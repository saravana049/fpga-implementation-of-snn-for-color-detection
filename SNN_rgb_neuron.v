==> flow/design.v <==
module neuron (input[31:0] w_0 ,w_1, w_2, w_3, w_4, w_5, w_6, bias, v_th,
   input clk,
   input reset,
   input sp_0,
   input sp_1,
   input sp_2,
   input sp_3,
   input sp_4,
   input sp_5,
   input sp_6,
   input neuron_reset,
   output reg spike_out);
reg [31:0] tmp_sum_0;
reg [31:0] tmp_sum_1;
reg [31:0] tmp_sum_2;
reg [31:0] tmp_sum_3;
reg [31:0] tmp_sum_4;
reg [31:0] tmp_sum_5;
reg [31:0] tmp_sum_6;
reg [31:0] tmp_sum_b_0;
reg [31:0] tmp_sum_1_2;
reg [31:0] tmp_sum_3_4;
reg [31:0] tmp_sum_5_6;
reg [31:0] tmp_sum_b_0_1_2;
reg [31:0] tmp_sum_3_4_5_6;
reg [31:0] sum;
reg [31:0] voltage;
always @(posedge clk) begin
  if (reset) begin
    voltage <= 0;
  end else begin
    tmp_sum_0 <= (sp_0) ? w_0 : 0;
    tmp_sum_1 <= (sp_1) ? w_1 : 0;
    tmp_sum_2 <= (sp_2) ? w_2 : 0;
    tmp_sum_3 <= (sp_3) ? w_3 : 0;
    tmp_sum_4 <= (sp_4) ? w_4 : 0;
    tmp_sum_5 <= (sp_5) ? w_5 : 0;
    tmp_sum_6 <= (sp_6) ? w_6 : 0;
    tmp_sum_b_0 <= bias + tmp_sum_0;
    tmp_sum_1_2 <= tmp_sum_1 + tmp_sum_2;
    tmp_sum_3_4 <= tmp_sum_3 + tmp_sum_4;
    tmp_sum_5_6 <= tmp_sum_5 + tmp_sum_6;
    tmp_sum_b_0_1_2 <= tmp_sum_b_0 + tmp_sum_1_2;
    tmp_sum_3_4_5_6 <= tmp_sum_3_4 + tmp_sum_5_6;
    sum <= tmp_sum_b_0_1_2 + tmp_sum_3_4_5_6;
    voltage <= voltage + sum; 
    if (voltage > v_th) begin
      voltage <= voltage - v_th;
      spike_out <= 1'b1;
    end else begin
      spike_out <= 1'b0;
    end
    if (neuron_reset) begin
      voltage <= 0;
    end
  end
end
endmodule
### Tool chain data of neuron

The steps from the RTL of neuron to its reports follow in flow order.
Line numbers count from 1 in the design file above.
Cell names lack the library's common part.
A cell with n/a has no value.

| inputs | value |
|---|---|
| top module | neuron |
| clock | clk |
| library | sky130hd |
| library corner | tt_025C_1v80 |

### After elaboration

Counts by Yosys on the flattened word-level netlist (proc, flatten, opt, wreduce; memories kept). Register bits leave out memories and registers merged into their read ports (data or address); mux counts leave out enables and synchronous resets folded into registers. Print and check cells are left out. Cells with the same type and inputs are merged into one.

| word-level totals | value |
|---|---|
| flip-flop bits (word level) | 481 |
| bits in latches | 0 |
| RAM bits | 0 |
| bits in read-only memories | 0 |
| word width x clocked read ports | 0 |
| memories | 0 |
| output and inout port bits | 1 |

| cells by class | value |
|---|---|
| $add $sub $neg | 9 |
| multipliers | 0 |
| divide/modulo/power cells | 0 |
| order comparisons | 1 |
| equal/unequal tests | 0 |
| shift operators | 0 |
| mux-type cells | 2 |
| bitwise logic cells | 0 |
| reduce/logical cells | 1 |

Operators with widths:

| cell | count |
|---|---|
| 32-bit adder | 8 |
| 32-bit subtractor | 1 |
| 32-bit > comparator | 1 |
| 32-bit 2-to-1 mux | 1 |
| 2-bit OR reduction | 1 |
| 1-bit 2-to-1 mux | 1 |

### Longest topological paths

Longest topological path by Yosys (ltp), each cell counted once; first at word level (registers and memories cut), then after technology mapping (sequential cells cut; the memories' decode and read muxes count).

| logic depth | value |
|---|---|
| word-level depth | 2 |
| ABC_AREA | 0 |
| depth in mapped cells | 15 |
| gate-level depth less buffers | 13 |

### Mapped cells and area

Yosys stat after the flow's synthesis: flattened, memories mapped to cells. It holds for the ABC_AREA given above (unset counts as 0); a run with the other value may have another netlist.

| mapped netlist | value |
|---|---|
| cells in the netlist | 2,690 |
| mapped area | 29,635.9 sq um |
| flip-flops | 481 |
| buffers | 47 |

Cell types:

| type | count |
|---|---|
| edfxtp_1 | 449 |
| ha_1 | 280 |
| and2_1 | 235 |
| xnor2_1 | 156 |
| a21oi_1 | 236 |
| a21o_1 | 136 |
| xor2_1 | 93 |
| dfxtp_1 | 32 |
| o21ai_0 | 120 |
| nor2_1 | 137 |
| nand2_1 | 129 |
| inv_1 | 89 |
| o21bai_1 | 43 |
| o21a_1 | 38 |
| a211oi_1 | 34 |
| nand2b_1 | 37 |
| nor3_1 | 44 |
| nand3_1 | 43 |

Not listed: further types 58, cells in them 359.

### Path before layout

OpenSTA on the mapped netlist: ideal clock, no wires. The path of least setup slack (recovery checks aside). Input and output delay are each 20% of the period. Register names are those of the netlist, which keeps one name where synthesis merged equal registers.

| timing path post-synthesis | value |
|---|---|
| path kind | input port to flip-flop |
| from | input reset |
| to | register spike_out |
| clock period | 12.9 ns |
| external input delay | 2.580 ns |
| setup time | 0.794 ns |
| time at the first pin | 2.580 ns |
| arrival | 11.217 ns |
| data required time | 12.106 ns |
| path slack | 0.889 ns |
| delay of the path | 9.431 ns |
| driving pins on the path | 1 |
| buffers on the path | 0 |
| synthesis period reached | 12.011 ns |

"delay of the path" is the arrival time less input delay plus setup time.
"driving pins on the path": output pins that drive a net of the path, with the launching flip-flop's if there is one; two outputs of one cell count as two.
"synthesis period reached" = period - worst setup slack (recovery checks aside). The figure is calculated, with input and output delays left at 20% of the set period.

| on the way, post-synthesis | value |
|---|---|
| path through | inv_1 |
| length of the longest elaborated chain | 0 |
| elaborated cells between the ends (all ways) | 0 |
| source lines of those cells | 0 |

RTL lines, path post-synthesis:

| item | line | text |
|---|---|---|
| start, declared | 3 | `input reset,` |
| end, assigned | 49 | `spike_out <= 1'b1;` |
| end, assigned | 51 | `spike_out <= 1'b0;` |
| end, declared | 12 | `output reg spike_out);` |

### Worst path after layout

Path of least setup slack in the final report of record 1 (OpenROAD, finished layout, wires in). Where an end is a register, its clock arrival counts in the times.

| timing path post-layout | value |
|---|---|
| path kind | input port to flip-flop |
| from | input v_th[2] |
| to | register voltage[18] |
| clock period | 14.7 ns |
| external input delay | 2.94 ns |
| setup time | 0.13 ns |
| time at the first pin | 2.94 ns |
| arrival | 7.24 ns |
| data required time | 15.17 ns |
| path slack | 7.93 ns |
| driving pins on the path | 12 |
| buffers on the path | 1 |

Between the ends stands the longest chain of elaborated cells between them, by number of cells; it is not shown to be the way that was timed. Of several equally long chains one is given.
A line is the first line of the expression or statement that the cell stems from. Yosys adds cells for indexed reads and writes and turns some case tables into memories.
At most two assigning lines are given for a register; there are more.

| on the way, post-layout | value |
|---|---|
| path through | clkdlybuf4s50_1 inv_1 ha_1 nor2b_1 o31ai_1 a211oi_1 a31oi_1 o21ai_1 a21oi_2 inv_1 nand2_1 o22ai_1 |
| length of the longest elaborated chain | 2 |
| elaborated cells between the ends (all ways) | 3 |
| source lines of those cells | 2 |

RTL lines, path post-layout:

| item | line | text |
|---|---|---|
| start, declared | 1 | `module neuron (input[31:0] w_0 ,w_1, w_2, w_3, w_4, w_5, w_6, bias, v_th,` |
| 32-bit subtractor | 48 | `voltage <= voltage - v_th;` |
| 32-bit 2-to-1 mux | 47 | `if (voltage > v_th) begin` |
| end, assigned | 46 | `voltage <= voltage + sum;` |
| end, assigned | 48 |  |
| end, declared | 27 | `reg [31:0] voltage;` |

Flow measurements of neuron on sky130hd: 2 stored runs with different settings, listed in no order. Input and output delays are each 20% of the period that was set; the output load is 0.01 pF.
"clock period reached" means the clock period less the worst setup slack. The figure is calculated, with input and output delays left at 20% of the set period.
By "worst setup path time" is meant the share of the clock period that the worst setup path is allowed (20% is reserved at inputs, 20% at outputs), minus its slack. Clock arrival times at its registers enter into it.

#### Record 1

| setting | value |
|---|---|
| period_ns | `14.7` |
| SETUP_SLACK_MARGIN | `1.27` |
| CAP_MARGIN | `20` |
| CORE_MARGIN | `2` |
| CORE_UTILIZATION | `40` |
| SLEW_MARGIN | `20` |

| result | value |
|---|---|
| worst setup path time | 3.83 ns |
| worst setup path kind | input port to flip-flop |
| clock period reached | 6.769 ns |
| summed negative setup slack | 0.000 ns |
| lowest setup slack | 7.931 ns |
| mapped cell area after synthesis | 29,635.9 sq um |
| total die area | 76,283.7 sq um |
| final worst hold slack | 0.558 ns |
| utilization after routing | 48.4% |

#### Record 2

| setting | value |
|---|---|
| period_ns | `19.6` |
| CORE_UTILIZATION | `35` |
| SETUP_SLACK_MARGIN | `4.49` |
| CORE_ASPECT_RATIO | `0.55` |
| CELL_PAD_IN_SITES_GLOBAL_PLACEMENT | `1` |
| CELL_PAD_IN_SITES_DETAIL_PLACEMENT | `1` |
| TNS_END_PERCENT | `35` |
| ABC_AREA | `1` |
| GPL_ROUTABILITY_DRIVEN | `1` |
| CTS_CLUSTER_DIAMETER | `30` |
| CAP_MARGIN | `30` |
| MAX_ROUTING_LAYER | `met5` |
| CORE_MARGIN | `2` |
| SLEW_MARGIN | `20` |

| result | value |
|---|---|
| worst setup path time | 2.25 ns |
| worst setup path kind | input port to flip-flop |
| clock period reached | 6.171 ns |
| summed negative setup slack | 0.000 ns |
| lowest setup slack | 13.429 ns |
| mapped cell area after synthesis | 33,163.1 sq um |
| total die area | 97,341.4 sq um |
| final worst hold slack | 0.567 ns |
| utilization after routing | 43.5% |
